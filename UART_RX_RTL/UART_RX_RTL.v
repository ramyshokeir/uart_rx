==> flow/design.v <==
module FSM_Block #(parameter Out_Data_width=8,parameter Prescale_Width=6) (
    input wire RX_IN,
    input wire PAR_EN,
    input wire PAR_TYP,
    input wire [3:0] bit_cnt,
    input wire sampled_bit,
    input wire [Prescale_Width-1:0] Prescale,
    input wire [Prescale_Width-1:0] edge_cnt,
    input wire [Out_Data_width-1:0] P_DATA,
    input wire CLK, RST,
    output reg dat_samp_en, enable, deser_en,
    output reg par_chk_en, stp_chk_en,strt_chk_en,
    output reg par_err,stp_err,
    output reg Data_Valid
);
reg strt_glitch;
reg [4:0] current_state, next_state;
localparam [4:0] IDLE_STATE = 5'b00001,
                START_STATE = 5'b00010,
                DATA_STATE = 5'b00100,
                PARITY_STATE = 5'b01000,
                STOP_STATE = 5'b10000;
always @(posedge CLK)
 begin
    if (!RST)
        current_state <= IDLE_STATE;
    else 
        current_state <= next_state;
end
always @(*) 
begin
    dat_samp_en = 1'b0;
    enable = 1'b0;
    deser_en = 1'b0;
    par_chk_en = 1'b0;
    stp_chk_en = 1'b0;
    strt_chk_en = 1'b0;
    Data_Valid = 1'b0;
    par_err =1'b0;
    stp_err =1'b0;
    strt_glitch = 1'b0;
case(current_state)
        IDLE_STATE: 
begin
           dat_samp_en = 1'b0;
            enable = 1'b0;
            deser_en = 1'b0;
            par_chk_en = 1'b0;
            stp_chk_en = 1'b0;
            strt_chk_en = 1'b0;
            Data_Valid = 1'b0;
            par_err =1'b0;
            stp_err =1'b0;
            strt_glitch = 1'b0;
            if (!RX_IN)
             begin
                next_state = START_STATE;
            end 
            else
             begin
                next_state = IDLE_STATE;
            end
end
        START_STATE: 
begin
            strt_chk_en = 1'b1;
            dat_samp_en = 1'b1;
            enable = 1'b1;
          begin
        case(Prescale)
            6'b000100:
            begin
             if(bit_cnt== 4'b0000 && edge_cnt== (Prescale-'b1))
            begin
                 strt_glitch <= (sampled_bit == 1'b1) ? 1'b1 : 1'b0;
                 if(!strt_glitch)
                    next_state <= DATA_STATE;  
                 else
                    next_state <= IDLE_STATE;  
            end
            else 
             begin
                next_state <= START_STATE;
             end
            end
            default:
            begin
            if(bit_cnt== 4'b0000 && edge_cnt== ((Prescale>>1)+'b10))
            begin
                 strt_glitch = (sampled_bit == 1'b1) ? 1'b1 : 1'b0;
                 if(!strt_glitch)
                    next_state = START_STATE;  
                 else
                    next_state = IDLE_STATE;  
            end
            else if(bit_cnt== 4'b0000 && edge_cnt== (Prescale-'b1))
             begin
                next_state = DATA_STATE;
             end
             else
             begin
                next_state =START_STATE;
             end
            end
        endcase
          end
end
        DATA_STATE: 
begin
            strt_chk_en = 1'b0;
            dat_samp_en = 1'b1;
            enable = 1'b1;
            deser_en = 1'b1;
            if (bit_cnt == 4'b1000 && edge_cnt >= (Prescale-'b1))
            begin
                if (PAR_EN)
                    next_state = PARITY_STATE;
                else
                    begin
                    next_state = STOP_STATE;
                    end
            end 
            else 
            begin
                next_state = DATA_STATE;
            end
end
        PARITY_STATE: 
begin
            par_chk_en = 1'b1;
            deser_en = 1'b0;
            dat_samp_en = 1'b1;
            enable = 1'b1;
          begin
            case(Prescale)
                6'b000100:
                begin
            if(bit_cnt== 4'b1001 && edge_cnt =='d3)
            begin
                            if(PAR_TYP== 1'b0 && (^(P_DATA) == sampled_bit))  
                                begin
                                     par_err<= 1'b0;
                                     next_state<=STOP_STATE;
                                end
                            else if(PAR_TYP== 1'b0 && (^(P_DATA) != sampled_bit))
                                begin
                                     par_err<= 1'b1;
                                     next_state<=IDLE_STATE;
                                 end
                            else if(PAR_TYP== 1'b1 && ((~^P_DATA) == sampled_bit))  
                                begin
                                     par_err<= 1'b0;
                                     next_state<=STOP_STATE;
                                 end
                             else if(PAR_TYP== 1'b1 && ((~^P_DATA)!= sampled_bit))
                                 begin
                                     par_err<= 1'b1;
                                     next_state<=IDLE_STATE;
                                 end
                             else
                                begin
                                      par_err<= 1'b0;
                                      next_state<=IDLE_STATE;
                                end
            end
            else 
            begin
                next_state <= PARITY_STATE;
            end
                end
                default:
                begin
            if(bit_cnt== 4'b1001 && edge_cnt ==((Prescale>>1)+'b10))
            begin
                            if(PAR_TYP== 1'b0 && (^(P_DATA) == sampled_bit))  
                                begin
                                     par_err = 1'b0;
                                     next_state = PARITY_STATE;
                                end
                            else if(PAR_TYP== 1'b0 && (^(P_DATA) != sampled_bit))
                                begin
                                     par_err = 1'b1;
                                     next_state = IDLE_STATE;
                                 end
                            else if(PAR_TYP== 1'b1 && ((~^P_DATA) == sampled_bit))  
                                begin
                                     par_err = 1'b0;
                                     next_state = PARITY_STATE;
                                 end
                             else if(PAR_TYP== 1'b1 && ((~^P_DATA)!= sampled_bit))
                                 begin
                                     par_err = 1'b1;
                                     next_state = IDLE_STATE;
                                 end
                             else
                                begin
                                      par_err = 1'b0;
                                      next_state = PARITY_STATE;
                                end
            end
            else if(bit_cnt== 4'b1001 && edge_cnt ==(Prescale-'b1)) 
            begin
                next_state  = STOP_STATE;
            end
            else
            begin
                next_state= PARITY_STATE;
            end
                end
            endcase
          end
end
        STOP_STATE:
begin
            stp_chk_en  = 1'b1;
            deser_en = 1'b0;
            dat_samp_en = 1'b1;
            enable = 1'b1;
            begin
                case(Prescale)
                    6'b000100:
                    begin
                if((bit_cnt == 4'b1010 || bit_cnt==4'b1001)  && edge_cnt== (Prescale-'b1) && PAR_EN)
                begin
                    stp_err <= (sampled_bit==1'b1) ?  1'b0 : 1'b1;
                    if(!stp_err)
                        begin
                        Data_Valid<= 1'b1;
                         if(!RX_IN)
                         begin
                            next_state<=START_STATE;
                         end
                         else
                         begin
                            next_state<=IDLE_STATE;
                         end
                        end
                    else
                        begin
                            next_state<=IDLE_STATE;
                        end
                end
            else if((bit_cnt == 4'b1010 || bit_cnt==4'b1001)  && edge_cnt== (Prescale-'b1)  && !PAR_EN)
                begin
                    stp_err <= (sampled_bit==1'b1) ?  1'b0 : 1'b1;
                    if(!stp_err)
                        begin
                        Data_Valid<= 1'b1;
                         if(!RX_IN)
                         begin
                            next_state<=START_STATE;
                         end
                         else
                         begin
                            next_state<=IDLE_STATE;
                         end
                        end
                    else
                        begin
                            next_state<=IDLE_STATE;
                        end
                end
             else
                begin
                    next_state <= STOP_STATE;
                end
                end
                    default:
                    begin
             if((bit_cnt == 4'b1010 || bit_cnt==4'b1001)  && edge_cnt== ((Prescale>>1)+'b10) && PAR_EN )
                begin
                    stp_err = (sampled_bit==1'b1) ?  1'b0 : 1'b1;
                    if(!stp_err)
                        begin
                            next_state = STOP_STATE;
                        end
                    else
                        begin
                            next_state = IDLE_STATE;
                        end
                end
            else if((bit_cnt == 4'b1010 || bit_cnt==4'b1001)  && edge_cnt== ((Prescale>>1)+'b10)  && !PAR_EN)
                begin
                    stp_err = (sampled_bit==1'b1) ?  1'b0 : 1'b1;
                    if(!stp_err)
                        begin
                            next_state = STOP_STATE;
                        end
                    else
                        begin
                            next_state = IDLE_STATE;
                        end
                end
             else if((bit_cnt == 4'b1010 || bit_cnt==4'b1001)  && edge_cnt== ((Prescale-'b1)))
                begin
                    if(!stp_err)
                    begin
                        Data_Valid = 1'b1;
                        if(!RX_IN)
                         begin
                            next_state = START_STATE;
                         end
                         else
                         begin
                            next_state = IDLE_STATE;
                         end
                    end
                    else
                    begin
                        next_state = IDLE_STATE;
                    end
                end
                else
                begin
                    next_state = STOP_STATE;
                end
                    end
                endcase
            end
    end
    default:
         begin
            next_state = IDLE_STATE;
            dat_samp_en = 1'b0;
            enable = 1'b0;
            deser_en = 1'b0;
            par_chk_en = 1'b0;
            stp_chk_en = 1'b0;
            strt_chk_en = 1'b0;
            Data_Valid = 1'b0;
            par_err =1'b0;
            stp_err =1'b0;
            strt_glitch = 1'b0;
         end
endcase
end
endmodule
module data_sampling_Block #(parameter Prescale_Width=6)
(
    input wire RX_IN,
    input wire [Prescale_Width-1:0] Prescale,
    input wire dat_samp_en,
    input wire [Prescale_Width-1:0] edge_cnt,
    input wire CLK,
    input wire RST,
    output reg sampled_bit
);
    reg [2:0] middle_bits;
always @(posedge CLK) 
    begin
        if (!RST) 
            begin 
            sampled_bit <= 1'b0;
            middle_bits <= 3'b0;
            end 
        else if (dat_samp_en) 
            begin
                case(Prescale)
                6'b000100:
                begin   
                        if (edge_cnt <= (Prescale-'b1)) 
                            begin
                                if (edge_cnt == 'd1)
                                    begin
                                    sampled_bit <= RX_IN;
                                    end
                                end
                        else
                            begin
                            sampled_bit<=sampled_bit;
                            end
                end
                default:
                begin           
                        if(edge_cnt <= (Prescale-'b1))
                            begin
                                if(edge_cnt == (Prescale>>1)-'b10)
                                begin
                                    middle_bits[0] <= RX_IN;
                                end
                                else if(edge_cnt ==(Prescale>>1)-'b1)
                                begin
                                    middle_bits[1] <= RX_IN;
                                end
                                else if (edge_cnt == (Prescale>>1))
                                    begin
                                        middle_bits[2] = RX_IN;
                                    if (middle_bits == 3'b110 || middle_bits == 3'b101 || middle_bits == 3'b011 || middle_bits == 3'b111)
                                    begin
                                        sampled_bit <= 1'b1;
                                    end
                                     else
                                     begin
                                    sampled_bit <= 1'b0;
                                     end
                                    end
                                else
                                    begin 
                                        sampled_bit<=sampled_bit;
                                    end
                             end   
                        else
                            begin
                            sampled_bit<=sampled_bit;
                            end    
                    end
                endcase
            end
        else
            begin
            sampled_bit <= 1'b0;
            end
    end
endmodule
module deserializer_Block #(parameter Out_Data_width=8 ,Prescale_Width=6)
(
    input wire deser_en,
    input wire [Prescale_Width-1:0] edge_cnt,
    input wire [3:0] bit_cnt,
    input wire [Prescale_Width-1:0]Prescale,
    input wire sampled_bit,
    input wire CLK,
    input wire RST,
    output reg [Out_Data_width-1:0] P_DATA
);
reg [Prescale_Width:0] count_bits;
reg [Out_Data_width-1:0] P_DATA_comb;
always @(posedge CLK)
 begin
    if(!RST) 
        begin
        count_bits <= 3'b0;
        P_DATA <= 'b0;
        P_DATA_comb <= 'b0;
        end
    else if(deser_en)  
        begin
            case(Prescale)
                6'b000100:
                begin
                if(edge_cnt==(Prescale>>1))
            begin
            P_DATA_comb <= (P_DATA_comb >> 1) | (sampled_bit << (Out_Data_width-1));  
            count_bits <= count_bits + 'b1;
            end
            else if(bit_cnt=='b1000 && edge_cnt==((Prescale>>1)+'b1))
            begin
                P_DATA<=P_DATA_comb;
            end
                end
                default:
                begin
            if(edge_cnt==(Prescale>>1)+'b1)
            begin
            P_DATA_comb <= (P_DATA_comb >> 1) | (sampled_bit << (Out_Data_width-1));  
            count_bits <= count_bits + 'b1;
            end
            else if(bit_cnt=='b1000 && edge_cnt==(Prescale>>1)+'b10)
            begin
                P_DATA<=P_DATA_comb;
            end
                end
            endcase
        end
    else 
     begin
        P_DATA <= P_DATA_comb; 
        count_bits <= 'b0;  
    end
end
endmodule
module edge_bit_counter_Block #(parameter Prescale_Width=6)
(
    input wire enable,
    input wire [Prescale_Width-1:0] Prescale,
    input wire PAR_EN,
    input wire CLK,RST,
    output reg [3:0] bit_cnt,
    output reg [Prescale_Width-1:0] edge_cnt
);
always @( posedge CLK)
begin
    if(!RST)
    begin
        bit_cnt  <='b0;
        edge_cnt <='b0;
    end
    else
    begin
        case(enable)
    1'b0:
    begin
        bit_cnt <= 'b0;
        edge_cnt <= 'b0;
    end
    1'b1:
    begin
        case (PAR_EN)
        1'b0:
        begin
        if( bit_cnt<'b1010 && edge_cnt<(Prescale-'b1))
        begin
            edge_cnt <= edge_cnt + 'b1;
        end
        else if(bit_cnt=='b1001 && edge_cnt== (Prescale-'b1))
        begin
            bit_cnt <= 'b0;
            edge_cnt <= 'b0;
        end
        else if( bit_cnt <'b1010 && edge_cnt>= (Prescale-'b1))
        begin
            bit_cnt <= bit_cnt + 'b1;
            edge_cnt <= 'b0;
        end
        else
        begin
            bit_cnt <= 'b0;
            edge_cnt <= 'b0;
        end
        end
        1'b1:
        begin
        if( bit_cnt<'b1011 && edge_cnt<(Prescale-'b1))
        begin
            edge_cnt <= edge_cnt + 'b1;
        end
        else if(bit_cnt=='b1010 && edge_cnt==(Prescale-'b1))
        begin
            bit_cnt <= 'b0;
            edge_cnt <= 'b0;
        end
        else if( bit_cnt <'b1011 && edge_cnt>=(Prescale-'b1))
        begin
            bit_cnt <= bit_cnt + 'b1;
            edge_cnt <= 'b0;
        end
        else
        begin
            bit_cnt <= 'b0;
            edge_cnt <= 'b0;
        end
        end
        endcase
     end
    endcase
    end
end
endmodule
module UART_RX #(parameter Out_Data_width=8, parameter Prescale_Width=6) (
    input wire RX_IN,
    input wire PAR_TYP,
    input wire PAR_EN,
    input wire [Prescale_Width-1:0] Prescale,
    input wire CLK,
    input wire RST,
    output wire [Out_Data_width-1:0] P_DATA,
    output wire Data_Valid,
    output wire par_err,
    output wire stp_err
);
    wire [Prescale_Width-1:0] edge_cnt;
    wire dat_samp_en, enable, deser_en;
    wire sampled_bit;
    wire [3:0] bit_cnt;
    data_sampling_Block #(.Prescale_Width(Prescale_Width)) U0_Data_Sampling (
        .RX_IN(RX_IN),
        .Prescale(Prescale),
        .dat_samp_en(dat_samp_en),
        .CLK(CLK),
        .RST(RST),
        .edge_cnt(edge_cnt),
        .sampled_bit(sampled_bit)
    );
    deserializer_Block #(.Out_Data_width(Out_Data_width),.Prescale_Width(Prescale_Width)) U0_Deserializer (
        .deser_en(deser_en),
        .edge_cnt(edge_cnt),
        .bit_cnt(bit_cnt),
        .Prescale(Prescale),
        .sampled_bit(sampled_bit),
        .CLK(CLK),
        .RST(RST),
        .P_DATA(P_DATA)
    );
    FSM_Block #(.Out_Data_width(Out_Data_width),.Prescale_Width(Prescale_Width)) U0_FSM (
        .RX_IN(RX_IN),
        .PAR_EN(PAR_EN),
        .PAR_TYP(PAR_TYP),
        .bit_cnt(bit_cnt),
        .sampled_bit(sampled_bit),
        .edge_cnt(edge_cnt),
        .P_DATA(P_DATA),
        .Prescale(Prescale),
        .CLK(CLK),
        .RST(RST),
        .dat_samp_en(dat_samp_en),
        .enable(enable),
        .deser_en(deser_en),
        .par_chk_en(par_chk_en),
        .par_err(par_err),
        .stp_err(stp_err),
        .stp_chk_en(stp_chk_en),
        .strt_chk_en(strt_chk_en),
        .Data_Valid(Data_Valid)
    );
    edge_bit_counter_Block #(.Prescale_Width(Prescale_Width)) U0_EdgeBit_Counter (
        .enable(enable),
        .Prescale(Prescale),
        .PAR_EN(PAR_EN),
        .CLK(CLK),
        .RST(RST),
        .bit_cnt(bit_cnt),
        .edge_cnt(edge_cnt)
    );
endmodule
==> From RTL to reports: UART_RX <==
The steps from the RTL of UART_RX to its reports follow in flow order.
Lines are those of the file above, counted from 1.
Operators carry their Yosys type and port widths (W data, S select, Z words).
Cell names lack the library's common part.
{ "inputs": {"top_module": "UART_RX", "clk_port": "CLK", "lib": "sky130hd", "corner": "tt_025C_1v80"} }

==> Word-level counts <==
Yosys after proc, flatten, opt, wreduce and memory -nomap, before mapping. Memory bits, and registers merged into a memory's read port (data or address), are not among the register bits. Print and check cells are not counted. Equal cells are merged and count once.
{ "word_totals": {"reg_bits": 34, "in_bits": 11} }
{ "op_classes": {"add_sub_neg": 7, "bitwise": 6, "compare": 5, "n_mux": 80, "n_eq": 36, "n_reduce_logical": 41} }
{ "op_table": {"columns": ["op", "n"], "rows": [
  ["$eq A6 B32 Y1", 5],
  ["$mux W5", 21],
  ["$mux W8", 9],
  ["$mux W1", 33],
  ["$ge A6 B32 Y1", 1],
  ["$le A6 B32 Y1", 1],
  ["$lt A6 B32 Y1", 1],
  ["$mux W4", 7],
  ["$pmux W5 S5", 1],
  ["$pmux W6 S2", 2],
  ["$logic_and A1 B1 Y1", 23],
  ["$pmux W4 S2", 2],
  ["$ne A3 B3 Y1 const B", 4],
  ["$eq A4 B4 Y1 const B", 3],
  ["$mux W6", 2],
  ["$reduce_and A5 Y1", 2],
  ["$ne A3 B2 Y1 const B", 3],
  ["$eq A3 B3 Y1 const B", 3],
  ["$lt A4 B4 Y1 const B", 2],
  ["$reduce_and A4 Y1", 2],
  ["$or A7 B8 Y8", 1],
  ["$reduce_xnor A8 Y1", 1],
  ["$reduce_xor A8 Y1", 1],
  ["$sub A6 B1 Y7 const B", 1],
  ["$reduce_and A3 Y1", 2],
  ["$add A5 B1 Y6 const B", 1],
  ["$sub A5 B1 Y6 const B", 1],
  ["$add A5 B2 Y6 const B", 1]
]} }
Not listed: further kinds 26, cells in them 39.

==> Logic depth <==
Yosys ltp: most cells in a row. Word level: on the elaborated netlist, between registers, memories and ports. Mapped: between sequential cells and ports; inverters and the memories' decode and read muxes count.
{ "depth": {"depth_word": 10, "abc_area": 0, "ltp_mapped": 13} }

==> Synthesis result <==
Yosys stat after the flow's synthesis: flattened, memories mapped to cells. It holds for the ABC_AREA given above (unset counts as 0); a run with the other value may have another netlist.
{ "synth_totals": {"stdcells": 351, "seqArea_um2": 680.7, "yosys_area_um2": 2849.0, "flip_flops": 34} }
{ "types": {"columns": ["type", "n", "area_total_um2"], "rows": [
  ["dfxtp_1", 34, 680.653],
  ["ha_1", 20, 250.24],
  ["xnor2_1", 20, 175.168],
  ["nand2_1", 36, 135.13],
  ["mux2i_1", 13, 130.125],
  ["nor2_1", 31, 116.362],
  ["nand3_1", 22, 110.106],
  ["o21ai_0", 20, 100.096],
  ["buf_6", 7, 78.826],
  ["and3b_1", 8, 70.067],
  ["xor2_1", 8, 70.067],
  ["or3_1", 10, 62.56],
  ["nand3b_1", 8, 60.058],
  ["a21oi_1", 10, 50.048],
  ["a21boi_0", 6, 45.043],
  ["nand4_1", 7, 43.792],
  ["a211oi_1", 5, 37.536],
  ["inv_1", 9, 33.782]
]} }
Other cell types: 48; their cells: 77.
By module: a second synthesis without flattening, with its own total; a netlist apart from the flattened one above.
{ "hier_totals": {"cells_unflattened": 395, "hier_area_um2": 3309.4} }
Each row is one instance without its submodules.
{ "modules": {"columns": ["mod", "instances", "area_um2", "n_cells", "seq_area_um2"], "rows": [
  ["deserializer_Block", 1, 978.4, 100, 320.3],
  ["FSM_Block", 1, 915.9, 121, 100.1],
  ["edge_bit_counter_Block #(Prescale_Width=6)", 1, 767.0, 91, 200.2],
  ["data_sampling_Block #(Prescale_Width=6)", 1, 648.1, 83, 60.1],
  ["UART_RX", 1, 0.0, 0, 0.0]
]} }

==> Worst setup path after synthesis <==
OpenSTA on the mapped netlist: ideal clock, no wires. The path of least setup slack (recovery checks aside). Input and output delay are each 20% of the period. Register names are those of the netlist, which keeps one name where synthesis merged equal registers.
{ "synth_timing": {"path_kind": "input to output", "startpoint": "in Prescale[2]", "endpoint": "out stp_err", "path_delay_ps": 1916, "out_delay_ps": 1082, "path_stages": 11, "setup_slack_ps": 1330, "arrival_ps": 2998, "tclk_ps": 5410, "path_buffers": 0, "in_delay_ps": 1082, "period_less_setup_slack_ps": 4080} }
"path_delay_ps" is the arrival time less input delay plus setup time.
A path that ends at an output port has no setup time.
"path_stages" counts driving pins, that of a launching flip-flop among them; a cell with two outputs on the path counts twice.
"period_less_setup_slack_ps" = period - worst setup slack (recovery checks aside). The figure is calculated, with input and output delays left at 20% of the set period.
The rows between start and end are the longest chain of elaborated cells between them; the timing report does not say that the signal goes this way. Where chains are equally long, one stands for them.
Each line given opens the expression or statement behind the cell; cells for indexed reads and writes are added by Yosys, which also makes memories of some case tables.
{ "synth_between": {"cell_sequence": "inv_1 ha_1 a21boi_0 nand2_1 xor2_1 ha_1 nand2_1 nor2_1 nand2b_1 nand2b_1 a21boi_0", "elab_chain_cells": 8, "cone_cells": 17, "cone_classes": "add/sub (2); eq/ne (3); mux (6); reduce/logical (6)"} }
{ "synth_lines": {"columns": ["item", "line", "rtl"], "rows": [
  ["start, declared", 553, "input wire [Prescale_Width-1:0] Prescale,"],
  ["$add A5 B2 Y6", 282, "else if((bit_cnt == 4'b1010 || bit_cnt==4'b1001)  && edge_cnt== ((Prescale>>1)+'b10)  && !PAR_EN)"],
  ["$eq A6 B32 Y1", 282, null],
  ["$logic_and A1 B1 Y1 x2", 282, null],
  ["$mux W1", 282, null],
  ["$mux W1", 270, "if((bit_cnt == 4'b1010 || bit_cnt==4'b1001)  && edge_cnt== ((Prescale>>1)+'b10) && PAR_EN )"],
  ["$mux W1", 220, "case(Prescale)"],
  ["$mux W1", 42, "case(current_state)"],
  ["end, declared", 559, "output wire stp_err"]
]} }

==> Worst path after layout <==
Path of least setup slack in the final report of stored run 1 (OpenROAD, finished layout, wires in). Where an end is a register, its clock arrival counts in the times.
The path's times are printed in steps of 10 ps; the period is the one set.
{ "layout_timing": {"path_kind": "input to output", "startpoint": "in Prescale[2]", "endpoint": "out stp_err", "setup_slack_ps": -410, "in_delay_ps": 540, "arrival_ps": 2570, "path_stages": 12, "tclk_ps": 2690, "out_delay_ps": 540, "path_buffers": 2} }
The rows between start and end are the longest chain of elaborated cells between them; the timing report does not say that the signal goes this way. Where chains are equally long, one stands for them.
{ "layout_between": {"cell_sequence": "buf_12 clkinvlp_4 ha_4 a21boi_4 xnor2_2 ha_1 nand4_1 nor2_4 nand2b_4 nand2b_4 a21boi_2 buf_2", "elab_chain_cells": 8, "cone_cells": 17, "cone_classes": "add/sub (2); eq/ne (3); mux (6); reduce/logical (6)"} }
{ "layout_lines": {"columns": ["item", "line", "rtl"], "rows": [
  ["start, declared", 553, "input wire [Prescale_Width-1:0] Prescale,"],
  ["$add A5 B2 Y6", 282, "else if((bit_cnt == 4'b1010 || bit_cnt==4'b1001)  && edge_cnt== ((Prescale>>1)+'b10)  && !PAR_EN)"],
  ["$eq A6 B32 Y1", 282, null],
  ["$logic_and A1 B1 Y1 x2", 282, null],
  ["$mux W1", 282, null],
  ["$mux W1", 270, "if((bit_cnt == 4'b1010 || bit_cnt==4'b1001)  && edge_cnt== ((Prescale>>1)+'b10) && PAR_EN )"],
  ["$mux W1", 220, "case(Prescale)"],
  ["$mux W1", 42, "case(current_state)"],
  ["end, declared", 559, "output wire stp_err"]
]} }

Add stored flow runs of UART_RX

Measured results for UART_RX: 2 stored runs of the Yosys and OpenROAD flow on sky130hd. The settings differ; the order carries no meaning. The constraints put input and output delay at 20% of the set period each and load the outputs with 0.01 pF.
"achieved clock period" means the clock period less the worst setup slack. The figure is calculated, with input and output delays left at 20% of the set period.
"critical setup path time" means the part of the period allowed to the worst setup path (the constraints hold back 20% at inputs and 20% at outputs) less its slack; where the path has registers, the arrival times of their clocks count too.
By "overall power" is meant OpenSTA's value without simulated activity: inputs other than the clock are taken to toggle once in ten clock periods, and the tool carries that through the logic.
"critical setup path time" is known to 10 ps.

==> stored run 1: settings <==
{ "period_ns": 2.69, "CORE_UTILIZATION": 66, "SETUP_SLACK_MARGIN": 0.26, "CORE_MARGIN": 7, "GPL_TIMING_DRIVEN": 0, "CTS_CLUSTER_DIAMETER": 371, "CAP_MARGIN": 40, "MAX_ROUTING_LAYER": "met4", "SLEW_MARGIN": 20 }
==> stored run 1: results <==
overall power: 1,343 uW
worst hold slack in the final report: 503 ps
full die area: 6,352.1 um^2
achieved clock period: 3,104 ps
critical setup path time: 2,030 ps
critical path type: input to output
standard-cell area after routing: 3,906.2 um^2
post-route utilization: 0.956
total negative setup slack: -3,555 ps
mapped cell area after synthesis: 2,849.0 um^2
worst setup slack after layout: -414 ps

==> stored run 2: settings <==
{ "period_ns": 3.76, "SETUP_SLACK_MARGIN": 1.06, "CAP_MARGIN": 20, "CORE_MARGIN": 2, "CORE_UTILIZATION": 40, "SLEW_MARGIN": 20 }
==> stored run 2: results <==
overall power: 875 uW
worst hold slack in the final report: 484 ps
full die area: 7,813.7 um^2
achieved clock period: 3,345 ps
critical setup path time: 1,840 ps
critical path type: input to output
standard-cell area after routing: 3,808.7 um^2
post-route utilization: 0.558
total negative setup slack: 0 ps
mapped cell area after synthesis: 2,849.0 um^2
worst setup slack after layout: 415 ps
